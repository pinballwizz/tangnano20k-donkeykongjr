==> flow/design.v <==
module dkongjr_wav_sound(
O_ROM_AB,
I_ROM_DB,
I_CLK,
I_RSTn,
I_MSAMPLE,
I_SW
);
output [18:0]O_ROM_AB;
input  [7:0]I_ROM_DB;
input  I_CLK,I_RSTn;
input  [2:0]I_MSAMPLE;
input  [3:0]I_SW; 
parameter Sample_cnt = 2228;
parameter Walk_cnt = 13'h01f4;  
parameter Jump_cnt = 13'h1e20;  
parameter Foot_cnt = 13'h1750;  
parameter Fall_cnt = 13'h1750;  
reg   [11:0]sample;
reg   sample_pls;
always@(posedge I_CLK or negedge I_RSTn)
begin
  if(! I_RSTn)begin
    sample <= 0;
    sample_pls <= 0;
  end else begin
    sample <= (sample == Sample_cnt-1) ? 0 : sample+1;
    sample_pls <= (sample == Sample_cnt-1)? 1 : 0 ;
  end
end
reg    [1:0]sw0,sw1,sw2,sw3;
reg    [3:0]status0;
reg    [3:0]status1;
reg    [2:0]status2;
reg    [12:0]ad_cnt;
reg    [12:0]end_cnt;
always@(posedge I_CLK or negedge I_RSTn)
begin
  if(! I_RSTn)begin
    sw0 <= 0;
    sw1 <= 0;
    sw2 <= 0;
	 sw3 <= 0;
    status0 <= 0;
    status1 <= 0;
    status2 <= 1;
    end_cnt <= Foot_cnt;
    ad_cnt  <= 0;
  end else begin
    sw0[0] <= ~I_SW[2];  
    sw0[1] <= sw0[0];
    status0[0] <= ~sw0[1]&sw0[0];
    sw1[0] <= ~I_SW[0];  
    sw1[1] <= sw1[0];
    status0[1] <= ~sw1[1]&sw1[0];
    sw2[0] <= ~I_SW[1];  
    sw2[1] <= sw2[0];
    status0[2] <= ~sw2[1]&sw2[0];
    sw3[0] <= ~I_SW[3];  
    sw3[1] <= sw3[0];
    status0[3] <= ~sw3[1]&sw3[0];	 
    if(status0 > status1)begin
      ad_cnt <= 0;
		if(status0[3])begin
		  status1 <= 4'b1111;
        status2 <= 3'b100;
        end_cnt <= Fall_cnt;		
  	   end	else if(status0[2])begin
	     status1 <= 4'b0111;
        status2 <= 3'b011;
        end_cnt <= Jump_cnt;
      end	else if(status0[1])begin
        status1 <= 4'b0011;
        status2 <= 3'b010;
        end_cnt <= Walk_cnt;
      end	else begin
        status1 <= 4'b0001;
        status2 <= 3'b001;
        end_cnt <= Foot_cnt;
      end
    end else begin
      if(sample_pls)begin
        if(ad_cnt >= end_cnt)begin
          status1 <= 3'b000;
          ad_cnt <= ad_cnt;
        end else begin
          ad_cnt <= ad_cnt+1 ;
        end
      end
    end
  end
end
reg   [15:0]wav_ad;
wire  [3:0]walk_offset = {3'b000,ad_cnt[11]} + I_MSAMPLE;
wire  [3:0]jump_offset = {3'b000,ad_cnt[12]} + 4'h3;
wire  [3:0]foot_offset = {3'b000,ad_cnt[12]} + 4'h5;
wire  [3:0]fall_offset = {3'b000,ad_cnt[12]} + 4'h7;
always@(posedge I_CLK)
begin
  case(status2)
    3'b001: wav_ad <= {foot_offset,ad_cnt[11:0]} ;
	 3'b010: wav_ad <= {1'b0, walk_offset, ad_cnt[10:0]} ;
    3'b011: wav_ad <= {jump_offset,ad_cnt[11:0]} ;
	 3'b100: wav_ad <= {fall_offset,ad_cnt[11:0]} ;
    default:;
  endcase
end
assign O_ROM_AB  = {3'b001,wav_ad};
endmodule
* Step by step through the tools: dkongjr_wav_sound
Tool output for the design above, in the order of the flow. Lines are those of the file above, counted from 1. Cell names lack the library's common part. A cell with -- has no value.
Design: design top dkongjr_wav_sound, clock port I_CLK, cell library sky130hd, corner tt_025C_1v80

* Elaborated design
Counts by Yosys on the flattened word-level netlist (proc, flatten, opt, wreduce; memories kept). Register bits leave out memories and registers merged into their read ports (data or address). Print and check cells are left out. Cells with the same type and inputs are merged into one.
Cells by class: bitwise gates (word level) 12, add/subtract/negate cells 6, reductions and logical operators 5, muxes and demuxes 18, order comparisons 2, equal/unequal tests 6
Operator list (count):
- 13-bit two-way mux | 6
- 16-bit parallel mux with 4-bit select | 1
- 4-bit two-way mux | 4
- 13-bit by 1-bit adder with 13-bit output (second input constant) | 1
- 13-bit greater-or-equal comparator | 1
- 12-bit by 1-bit adder with 12-bit output (second input constant) | 1
- 12-bit equality test (second input constant) | 1
- 12-bit two-way mux | 1
- 1-bit by 3-bit adder with 4-bit output (second input constant) | 2
- 1-bit NOT | 8
- 3-bit by 2-bit equality test with 1-bit output (second input constant) | 2
- 3-bit two-way mux | 2
- 2-bit two-way mux | 3
- 1-bit AND | 4
- 1-bit by 3-bit adder with 4-bit output | 1
- 2-bit AND reduction | 2
- 2-bit nonzero test | 2
- 4-bit > comparator | 1
- 4-bit nonzero test | 1
- 1-bit by 2-bit adder with 3-bit output (second input constant) | 1
- 3-bit by 1-bit equality test with 1-bit output (second input constant) | 1
- 3-bit equality test (second input constant) | 1
- 2-bit inequality test (second input constant) | 1
- 1-bit two-way mux | 1
Bit counts: word-level cells 61, flip-flop bits (word level) 74, output and inout bits 19, bits of input ports 17

* Longest topological paths
Yosys ltp: most cells in a row. Word level: on the elaborated netlist, between registers, memories and ports. Mapped: between sequential cells and ports; inverters and the memories' decode and read muxes count.
Logic depth: depth in word-level cells 4, ABC_AREA 0, gate-level depth with buffers 9

* After synthesis
Source: synth_stat.txt of the flow (Yosys; design flattened, memories mapped). It holds for the ABC_AREA given above (unset counts as 0); a run with the other value may have another netlist. Totals and module areas in this step are rounded.
Cell types (count):
- dfrtp_1 | 47
- edfxtp_1 | 16
- ha_1 | 20
- inv_1 | 22
- dfstp_2 | 3
- nand2_1 | 20
- mux2i_1 | 7
- nand3_1 | 13
- nor2_1 | 17
- a21oi_1 | 11
- xnor2_1 | 6
- nand4_1 | 8
- xor2_1 | 5
- nand2b_1 | 6
- nor2b_1 | 6
- o21ai_0 | 6
- o31ai_1 | 4
- and4_1 | 3
Other cell types: 37; their cells: 58.
Synthesis totals: mapped flip-flops 66, chip area (Yosys) 0.003157 mm2, cells in the netlist 278

* Worst setup path after synthesis
OpenSTA on the mapped netlist: ideal clock, no wires. The path of least setup slack (recovery checks aside). Input and output delay are each 20% of the period. Register names are those of the netlist, which keeps one name where synthesis merged equal registers.
Timing path post-synthesis: kind register to register, start register end_cnt[8], end register ad_cnt[10], driving pins on the path 9, data arrival time 2114 ps, slack 1187 ps, clock period 3380 ps, delay of the path 2193 ps, synthesis period reached 2193 ps
"delay of the path" is the arrival time less input delay plus setup time. "driving pins on the path": output pins that drive a net of the path, with the launching flip-flop's if there is one; two outputs of one cell count as two. "synthesis period reached" is the clock period less the worst setup slack; recovery checks do not enter. This is arithmetic on one report: input and output delays are still those of the set period (20% each). Between the ends stands the longest chain of elaborated cells between them, by number of cells; it is not shown to be the way that was timed. Of several equally long chains one is given. A line is the first line of the expression or statement that the cell stems from. Yosys adds cells for indexed reads and writes and turns some case tables into memories. At most two assigning lines are given for a register; there are more.
Between the ends, post-synthesis: cell sequence dfstp_2 inv_1 ha_1 a21oi_2 a21oi_2 or3_4 buf_6 nor4_1 mux2i_1, cells in the longest elaborated chain 4, elaborated cells on any way between the ends 6, classes of those cells compare (1); eq/ne (1); mux (3); reduce/logical (1)
RTL lines, path post-synthesis:
- start: declaration | line 36 | reg    [12:0]end_cnt;
- start: assignment | line 47 | end_cnt <= Foot_cnt;
- start: assignment | line 67 | end_cnt <= Fall_cnt;
- 13-bit greater-or-equal comparator | line 83 | if(ad_cnt >= end_cnt)begin
- 13-bit two-way mux | line 83
- 13-bit two-way mux | line 82 | if(sample_pls)begin
- 13-bit two-way mux | line 62 | if(status0 > status1)begin
- end: assignment | line 85 | ad_cnt <= ad_cnt;
- end: assignment | line 87 | ad_cnt <= ad_cnt+1 ;
- end: declaration | line 35 | reg    [12:0]ad_cnt;

* Timing after layout
Path of least setup slack in the final report of job 2 (OpenROAD, finished layout, wires in). Where an end is a register, its clock arrival counts in the times. The report prints the path's times to 10 ps; the period is as set.
Timing path post-layout: kind register to register, start register end_cnt[10], end register ad_cnt[10], slack 2050 ps, data arrival time 2640 ps, driving pins on the path 8, clock period 4490 ps
Between the ends stands the longest chain of elaborated cells between them, by number of cells; it is not shown to be the way that was timed. Of several equally long chains one is given. At most two assigning lines are given for a register; there are more.
Between the ends, post-layout: cell sequence dfstp_2 inv_1 ha_1 nand4_1 a211oi_1 buf_4 nor4_1 mux2i_1, cells in the longest elaborated chain 4, elaborated cells on any way between the ends 6, classes of those cells compare (1); eq/ne (1); mux (3); reduce/logical (1)
RTL lines, path post-layout:
- start: declaration | line 36 | reg    [12:0]end_cnt;
- start: assignment | line 47 | end_cnt <= Foot_cnt;
- start: assignment | line 67 | end_cnt <= Fall_cnt;
- 13-bit greater-or-equal comparator | line 83 | if(ad_cnt >= end_cnt)begin
- 13-bit two-way mux | line 83
- 13-bit two-way mux | line 82 | if(sample_pls)begin
- 13-bit two-way mux | line 62 | if(status0 > status1)begin
- end: assignment | line 85 | ad_cnt <= ad_cnt;
- end: assignment | line 87 | ad_cnt <= ad_cnt+1 ;
- end: declaration | line 35 | reg    [12:0]ad_cnt;

Measured data: module dkongjr_wav_sound, platform sky130hd, 2 stored runs of the flow under differing settings, order arbitrary. Input and output delays are each 20% of the period that was set; the output load is 0.01 pF.
"clock period achieved": clock period set for the run, less the worst setup slack. It is reckoned from that one timing run; input and output delays stay at 20% of the period that was set.
"time of the worst setup path": the worst setup path's part of the clock period (all of it between registers, 20% less for each end at a port) less its slack. A launch clock that arrives late makes it longer, a capture clock that arrives late makes it shorter.
"power consumption" is the tool's figure for a default switching activity; nothing was simulated.
"time of the worst setup path" is known to 10 ps.
The measured numbers are rounded.

[job 1] flow files
==> flow/run.sh <==
#!/bin/bash
# the make line also repeats the synthesis and layout settings of config.mk as NAME=value (left out here)
make -C /OpenROAD-flow-scripts/flow DESIGN_CONFIG=/design/flow/config.mk WORK_HOME=/design/flow/orfs CLKGATE_MAP_FILE= finish
==> flow/config.mk <==
export PLATFORM = sky130hd
export DESIGN_NAME = dkongjr_wav_sound
export DESIGN_NICKNAME = dkongjr_wav_sound
export VERILOG_FILES = /design/flow/design.v
export SDC_FILE = /design/flow/constraint.sdc
export NUM_CORES = 4
export LEC_CHECK = 0
export ABC_AREA = 0
export CAP_MARGIN = 20
export CELL_PAD_IN_SITES_DETAIL_PLACEMENT = 0
export CELL_PAD_IN_SITES_GLOBAL_PLACEMENT = 2
export CORE_MARGIN = 2
export CORE_UTILIZATION = 64
export GPL_ROUTABILITY_DRIVEN = 0
export GPL_TIMING_DRIVEN = 0
export MAX_ROUTING_LAYER = met5
export MIN_ROUTING_LAYER = met2
export PLACE_DENSITY_LB_ADDON = 0.27
export SLEW_MARGIN = 20
==> flow/constraint.sdc <==
create_clock -name core_clock -period 1.7 [get_ports {I_CLK}]
set_input_delay 0.3400 -clock core_clock [delete_from_list [all_inputs] [get_ports {I_CLK}]]
set_output_delay 0.3400 -clock core_clock [all_outputs]
set_load 0.01 [all_outputs]

[job 1] result: not finished: placement ended with error FLW-0024

[job 2] flow files
==> flow/run.sh <==
#!/bin/bash
# the make line also repeats the synthesis and layout settings of config.mk as NAME=value (left out here)
make -C /OpenROAD-flow-scripts/flow DESIGN_CONFIG=/design/flow/config.mk WORK_HOME=/design/flow/orfs CLKGATE_MAP_FILE= finish
==> flow/config.mk <==
export PLATFORM = sky130hd
export DESIGN_NAME = dkongjr_wav_sound
export DESIGN_NICKNAME = dkongjr_wav_sound
export VERILOG_FILES = /design/flow/design.v
export SDC_FILE = /design/flow/constraint.sdc
export NUM_CORES = 4
export LEC_CHECK = 0
export CAP_MARGIN = 25
export CORE_MARGIN = 3
export CORE_UTILIZATION = 56
export CTS_CLUSTER_SIZE = 89
export GPL_ROUTABILITY_DRIVEN = 1
export PLACE_DENSITY = 0.9
export SETUP_SLACK_MARGIN = 0.77
export SLEW_MARGIN = 10
==> flow/constraint.sdc <==
create_clock -name core_clock -period 4.49 [get_ports {I_CLK}]
set_input_delay 0.8980 -clock core_clock [delete_from_list [all_inputs] [get_ports {I_CLK}]]
set_output_delay 0.8980 -clock core_clock [all_outputs]
set_load 0.01 [all_outputs]

[job 2] result: cell area after synthesis 0.003157 mm2; die outline area 0.006574 mm2; standard-cell area after routing 0.003699 mm2; utilization in the final report 0.702; smallest setup slack 2055 ps; post-route setup TNS 0 ps; final worst hold slack 370 ps; power consumption 0.00186 W; clock period achieved 2435 ps; time of the worst setup path 2440 ps; class of the worst setup path register to register
